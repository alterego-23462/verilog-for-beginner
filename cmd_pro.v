==> flow/design.v <==
module cmd_pro(
clk,
res,
din_pro,
en_din_pro,
dout_pro,
en_dout_pro,
rdy
);
input clk,res;
input[7:0] din_pro; 
input en_din_pro; 
output[7:0] dout_pro; 
output en_dout_pro; 
input rdy; 
reg[3:0] state; 
reg[7:0] cmd_reg,A_reg,B_reg; 
parameter add_ab=8'h0a; 
parameter sub_ab=8'h0b;
parameter and_ab=8'h0c;
parameter or_ab=8'h0d;
reg[7:0] dout_pro;
reg en_dout_pro;
always@(posedge clk or  negedge res)
if(~res)begin
	state<=0;cmd_reg<=0;A_reg<=0;B_reg<=0;
	dout_pro<=0;en_dout_pro<=0;
end
else begin
	case(state)
	0: 
	begin
		en_dout_pro<=0;
		if(en_din_pro)begin
			cmd_reg<=din_pro;
			state<=1;
		end
	end
	1: 
	begin
		if(en_din_pro)begin
			A_reg<=din_pro;
			state<=2;
		end
	end
	2: 
	begin
		if(en_din_pro)begin
			B_reg<=din_pro;
			state<=3;
		end
	end
	3: 
	begin
	state<=4; 
		case(cmd_reg)
		add_ab:begin dout_pro=A_reg+B_reg;end
		sub_ab:begin dout_pro=A_reg-B_reg;end		
		and_ab:begin dout_pro=A_reg&B_reg;end
		or_ab:begin  dout_pro=A_reg|B_reg;end
		endcase
	end
	4: 
	begin
	 if(~rdy)begin
		en_dout_pro<=1; 
		state<=0;
	 end
	end
	default:
	begin
		en_dout_pro<=0;
		state<=0;
	end
	endcase
end
endmodule
=== Tool chain data of cmd_pro ===
What the tools print for cmd_pro, step after step.
Line numbers count from 1 in the design file above.
The mark - stands for no value.

* Top module: cmd_pro
* Clock: clk
* Cell library: sky130hd
* Corner: tt_025C_1v80

=== Word level ===
Counts by Yosys on the flattened word-level netlist (proc, flatten, opt, wreduce; memories kept). Register bits leave out memories and registers merged into their read ports (data or address). Print and check cells are left out. Cells with the same type and inputs are merged into one.

* Add/sub/neg operators: 2
* Bitwise operators: 3
* Equal/unequal tests: 12
* Muxes and demuxes: 8
* Reductions and logical operators: 9

{| class="wikitable"
|+ Operators by type and width
! kind !! number
|-
| 8-bit by 4-bit == test with 1-bit output (second input constant) || 4
|-
| 8-bit parallel mux with 4-bit select || 1
|-
| 4-bit parallel mux with 5-bit select || 1
|-
| 4-bit 2-to-1 mux || 4
|-
| 2-bit AND reduction || 5
|-
| 2-bit != test (second input constant) || 4
|-
| 4-bit by 2-bit == test with 1-bit output (second input constant) || 2
|-
| 8-bit adder || 1
|-
| 8-bit subtractor || 1
|-
| 8-bit bitwise AND || 1
|-
| 8-bit OR || 1
|-
| 4-bit by 1-bit == test with 1-bit output (second input constant) || 1
|-
| 4-bit by 3-bit == test with 1-bit output (second input constant) || 1
|-
| 4-bit zero test || 1
|-
| 4-bit AND reduction || 1
|-
| 4-bit nonzero test || 1
|-
| 3-bit OR reduction || 1
|-
| 1-bit parallel mux with 2-bit select || 1
|-
| 1-bit NOT || 1
|-
| 1-bit 2-to-1 mux || 1
|}

* Output and inout port bits: 9
* Word-level cells: 40
* Register bits after elaboration: 37
* Input port bits: 12

=== Depth ===
Yosys ltp: most cells in a row. Word level: on the elaborated netlist, between registers, memories and ports. Mapped: between sequential cells and ports; inverters and the memories' decode and read muxes count.

* Depth in word-level cells: 4
* ABC_AREA: 0
* Mapped depth: 12
* Depth with buffers taken out: 10

=== Netlist ===
Source: synth_stat.txt of the flow (Yosys; design flattened, memories mapped). It holds for the ABC_AREA given above (unset counts as 0); a run with the other value may have another netlist.

* Cell area after synthesis: 2098.3 um^2
* Buffer cells: 6
* Sequential part of the area: 952.2 um^2
* Flip-flop cells: 38
* Cells in the netlist: 195

{| class="wikitable"
|+ Cell types
! cell type !! number !! area in all (um^2)
|-
| sky130_fd_sc_hd__dfrtp_1 || 37 || 925.888
|-
| sky130_fd_sc_hd__mux2_2 || 24 || 270.259
|-
| sky130_fd_sc_hd__ha_1 || 10 || 125.12
|-
| sky130_fd_sc_hd__a21oi_1 || 22 || 110.106
|-
| sky130_fd_sc_hd__o21ai_0 || 14 || 70.067
|-
| sky130_fd_sc_hd__xnor2_1 || 8 || 70.067
|-
| sky130_fd_sc_hd__nand2_1 || 13 || 48.797
|-
| sky130_fd_sc_hd__inv_1 || 11 || 41.29
|-
| sky130_fd_sc_hd__mux2i_1 || 4 || 40.038
|-
| sky130_fd_sc_hd__nor2_1 || 9 || 33.782
|-
| sky130_fd_sc_hd__dfstp_2 || 1 || 26.275
|-
| sky130_fd_sc_hd__xor2_1 || 3 || 26.275
|-
| sky130_fd_sc_hd__a21o_1 || 3 || 22.522
|-
| sky130_fd_sc_hd__buf_6 || 2 || 22.522
|-
| sky130_fd_sc_hd__nor4_4 || 1 || 21.27
|-
| sky130_fd_sc_hd__fa_1 || 1 || 20.019
|-
| sky130_fd_sc_hd__and3_1 || 3 || 18.768
|-
| sky130_fd_sc_hd__and3b_1 || 2 || 17.517
|}

Other cell types: 16; their cells: 27.

=== Timing after synthesis ===
OpenSTA on the mapped netlist: ideal clock, no wires. The path of least setup slack (recovery checks aside). Input and output delay are each 20% of the period. Register names are those of the netlist, which keeps one name where synthesis merged equal registers.

* Kind: flip-flop to flip-flop
* From: register cmd_reg[5]
* To: register dout_pro[6]
* Required time: 3183 ps
* Period: 3260 ps
* Setup slack: 783 ps
* Arrival time: 2399 ps
* Library setup time: 77 ps
* Delay of the path: 2476 ps
* Time at the first pin: 0 ps
* Path buffers: 1
* Stages: 12
* Synthesis period reached: 2477 ps

"delay of the path" = arrival - input delay + setup time.
"stages" counts driving pins, that of a launching flip-flop among them; a cell with two outputs on the path counts twice.
"synthesis period reached" = period - worst setup slack (recovery checks aside). The figure is calculated, with input and output delays left at 20% of the set period.
Between the ends stands the longest chain of elaborated cells between them, by number of cells; it is not shown to be the way that was timed. Of several equally long chains one is given.
Each line given opens the expression or statement behind the cell; cells for indexed reads and writes are added by Yosys, which also makes memories of some case tables.
A register here has more assigning lines than the two given.

* Cells stage by stage: sky130_fd_sc_hd__dfrtp_1 -> sky130_fd_sc_hd__nor4_4 -> sky130_fd_sc_hd__and3_1 -> sky130_fd_sc_hd__buf_6 -> sky130_fd_sc_hd__a21oi_1 -> sky130_fd_sc_hd__xnor2_1 -> sky130_fd_sc_hd__ha_1 -> sky130_fd_sc_hd__a21o_1 -> sky130_fd_sc_hd__a221oi_1 -> sky130_fd_sc_hd__xnor2_1 -> sky130_fd_sc_hd__a21oi_1 -> sky130_fd_sc_hd__a21oi_1
* Length of the longest elaborated chain: 3
* Elaborated cells between the ends (all ways): 7
* Source lines of those cells: 1
* Classes of those cells: eq/ne: 4; mux: 1; reduce/logical: 2

{| class="wikitable"
|+ Ends and longest elaborated chain, post-synthesis
! element !! line !! RTL
|-
| start, declared || 17 || <nowiki>reg[7:0] cmd_reg,A_reg,B_reg;</nowiki>
|-
| start, assigned || 26 || <nowiki>state<=0;cmd_reg<=0;A_reg<=0;B_reg<=0;</nowiki>
|-
| start, assigned || 35 || <nowiki>cmd_reg<=din_pro;</nowiki>
|-
| 8-bit by 4-bit == test with 1-bit output || 56 || <nowiki>case(cmd_reg)</nowiki>
|-
| 4-bit nonzero test || - ||
|-
| 2-bit AND reduction || - ||
|-
| end, assigned || 57 || <nowiki>add_ab:begin dout_pro=A_reg+B_reg;end</nowiki>
|-
| end, assigned || 58 || <nowiki>sub_ab:begin dout_pro=A_reg-B_reg;end</nowiki>
|-
| end, declared || 13 || <nowiki>output[7:0] dout_pro;</nowiki>
|}

=== Timing after layout ===
From the final timing report of job 1: the path of least setup slack in the routed layout; clock arrival at registers is part of the times.
The report prints the path's times to 10 ps; the period is as set.

* Kind: flip-flop to flip-flop
* From: register cmd_reg[0]
* To: register dout_pro[6]
* Stages: 11
* Path buffers: 0
* Arrival time: 3160 ps
* Library setup time: 60 ps
* Period: 3390 ps
* Setup slack: 520 ps
* Required time: 3670 ps
* Time at the first pin: 350 ps

Between the ends stands the longest chain of elaborated cells between them, by number of cells; it is not shown to be the way that was timed. Of several equally long chains one is given.
A register here has more assigning lines than the two given.

* Cells stage by stage: sky130_fd_sc_hd__dfrtp_1 -> sky130_fd_sc_hd__and3b_1 -> sky130_fd_sc_hd__and3_1 -> sky130_fd_sc_hd__a21oi_1 -> sky130_fd_sc_hd__xnor2_1 -> sky130_fd_sc_hd__ha_1 -> sky130_fd_sc_hd__a21o_1 -> sky130_fd_sc_hd__a221oi_1 -> sky130_fd_sc_hd__xnor2_1 -> sky130_fd_sc_hd__a21oi_1 -> sky130_fd_sc_hd__a21oi_1
* Length of the longest elaborated chain: 3
* Elaborated cells between the ends (all ways): 7
* Source lines of those cells: 1
* Classes of those cells: eq/ne: 4; mux: 1; reduce/logical: 2

{| class="wikitable"
|+ Ends and longest elaborated chain, post-layout
! element !! line !! RTL
|-
| start, declared || 17 || <nowiki>reg[7:0] cmd_reg,A_reg,B_reg;</nowiki>
|-
| start, assigned || 26 || <nowiki>state<=0;cmd_reg<=0;A_reg<=0;B_reg<=0;</nowiki>
|-
| start, assigned || 35 || <nowiki>cmd_reg<=din_pro;</nowiki>
|-
| 8-bit by 4-bit == test with 1-bit output || 56 || <nowiki>case(cmd_reg)</nowiki>
|-
| 4-bit nonzero test || - ||
|-
| 2-bit AND reduction || - ||
|-
| end, assigned || 57 || <nowiki>add_ab:begin dout_pro=A_reg+B_reg;end</nowiki>
|-
| end, assigned || 58 || <nowiki>sub_ab:begin dout_pro=A_reg-B_reg;end</nowiki>
|-
| end, declared || 13 || <nowiki>output[7:0] dout_pro;</nowiki>
|}

==> results <==
cmd_pro through Yosys and OpenROAD on sky130hd: 2 stored runs, unordered, with their settings and measured results. The constraints put input and output delay at 20% of the set period each and load the outputs with 0.01 pF.
By "achieved clock period" is meant the clock period of the run minus its worst setup slack. This is arithmetic on one report: input and output delays are still those of the set period (20% each).
By "worst setup path time" is meant the share of the clock period that the worst setup path is allowed (20% is reserved at inputs, 20% at outputs), minus its slack. Clock arrival times at its registers enter into it.
By "power" is meant OpenSTA's value without simulated activity: inputs other than the clock are taken to toggle once in ten clock periods, and the tool carries that through the logic.
"worst setup path time" is given in steps of 10 ps.

Job 1
==> flow/run.sh <==
#!/bin/bash
# the make line also repeats the synthesis and layout settings of config.mk as NAME=value (left out here)
make -C /OpenROAD-flow-scripts/flow DESIGN_CONFIG=/design/flow/config.mk WORK_HOME=/design/flow/orfs CLKGATE_MAP_FILE= finish
==> flow/config.mk <==
export PLATFORM = sky130hd
export DESIGN_NAME = cmd_pro
export DESIGN_NICKNAME = cmd_pro
export VERILOG_FILES = /design/flow/design.v
export SDC_FILE = /design/flow/constraint.sdc
export NUM_CORES = 4
export LEC_CHECK = 0
export CAP_MARGIN = 35
export CORE_ASPECT_RATIO = 0.96
export CORE_MARGIN = 2
export CORE_UTILIZATION = 60
export CTS_CLUSTER_DIAMETER = 90
export MAX_ROUTING_LAYER = met4
export PLACE_DENSITY_LB_ADDON = 0.29
export SETUP_SLACK_MARGIN = -0.17
export SLEW_MARGIN = 20
export TNS_END_PERCENT = 100
==> flow/constraint.sdc <==
create_clock -name core_clock -period 3.39 [get_ports {clk}]
set_input_delay 0.6780 -clock core_clock [delete_from_list [all_inputs] [get_ports {clk}]]
set_output_delay 0.6780 -clock core_clock [all_outputs]
set_load 0.01 [all_outputs]

==> results of job 1 <==
chip area after synthesis (Yosys): 2098.3 um^2
die area: 3986.2 um^2
standard-cell area of the final layout: 2448.6 um^2
utilization: 71.7 %
worst setup slack after layout: 515 ps
total negative slack: 0 ps
power: 0.002633 W
achieved clock period: 2875 ps
worst setup path time: 2870 ps
worst setup path kind: flip-flop to flip-flop

Job 2
==> flow/run.sh <==
#!/bin/bash
# the make line also repeats the synthesis and layout settings of config.mk as NAME=value (left out here)
make -C /OpenROAD-flow-scripts/flow DESIGN_CONFIG=/design/flow/config.mk WORK_HOME=/design/flow/orfs CLKGATE_MAP_FILE= finish
==> flow/config.mk <==
export PLATFORM = sky130hd
export DESIGN_NAME = cmd_pro
export DESIGN_NICKNAME = cmd_pro
export VERILOG_FILES = /design/flow/design.v
export SDC_FILE = /design/flow/constraint.sdc
export NUM_CORES = 4
export LEC_CHECK = 0
export CAP_MARGIN = 40
export CELL_PAD_IN_SITES_GLOBAL_PLACEMENT = 3
export CORE_ASPECT_RATIO = 0.58
export CORE_MARGIN = 10
export CORE_UTILIZATION = 68
export MAX_ROUTING_LAYER = met5
export PLACE_DENSITY_LB_ADDON = 0.04
export SETUP_SLACK_MARGIN = 0.54
export SLEW_MARGIN = 20
==> flow/constraint.sdc <==
create_clock -name core_clock -period 2.13 [get_ports {clk}]
set_input_delay 0.4260 -clock core_clock [delete_from_list [all_inputs] [get_ports {clk}]]
set_output_delay 0.4260 -clock core_clock [all_outputs]
set_load 0.01 [all_outputs]

==> results of job 2 <==
did not finish, placement stopped with FLW-0024
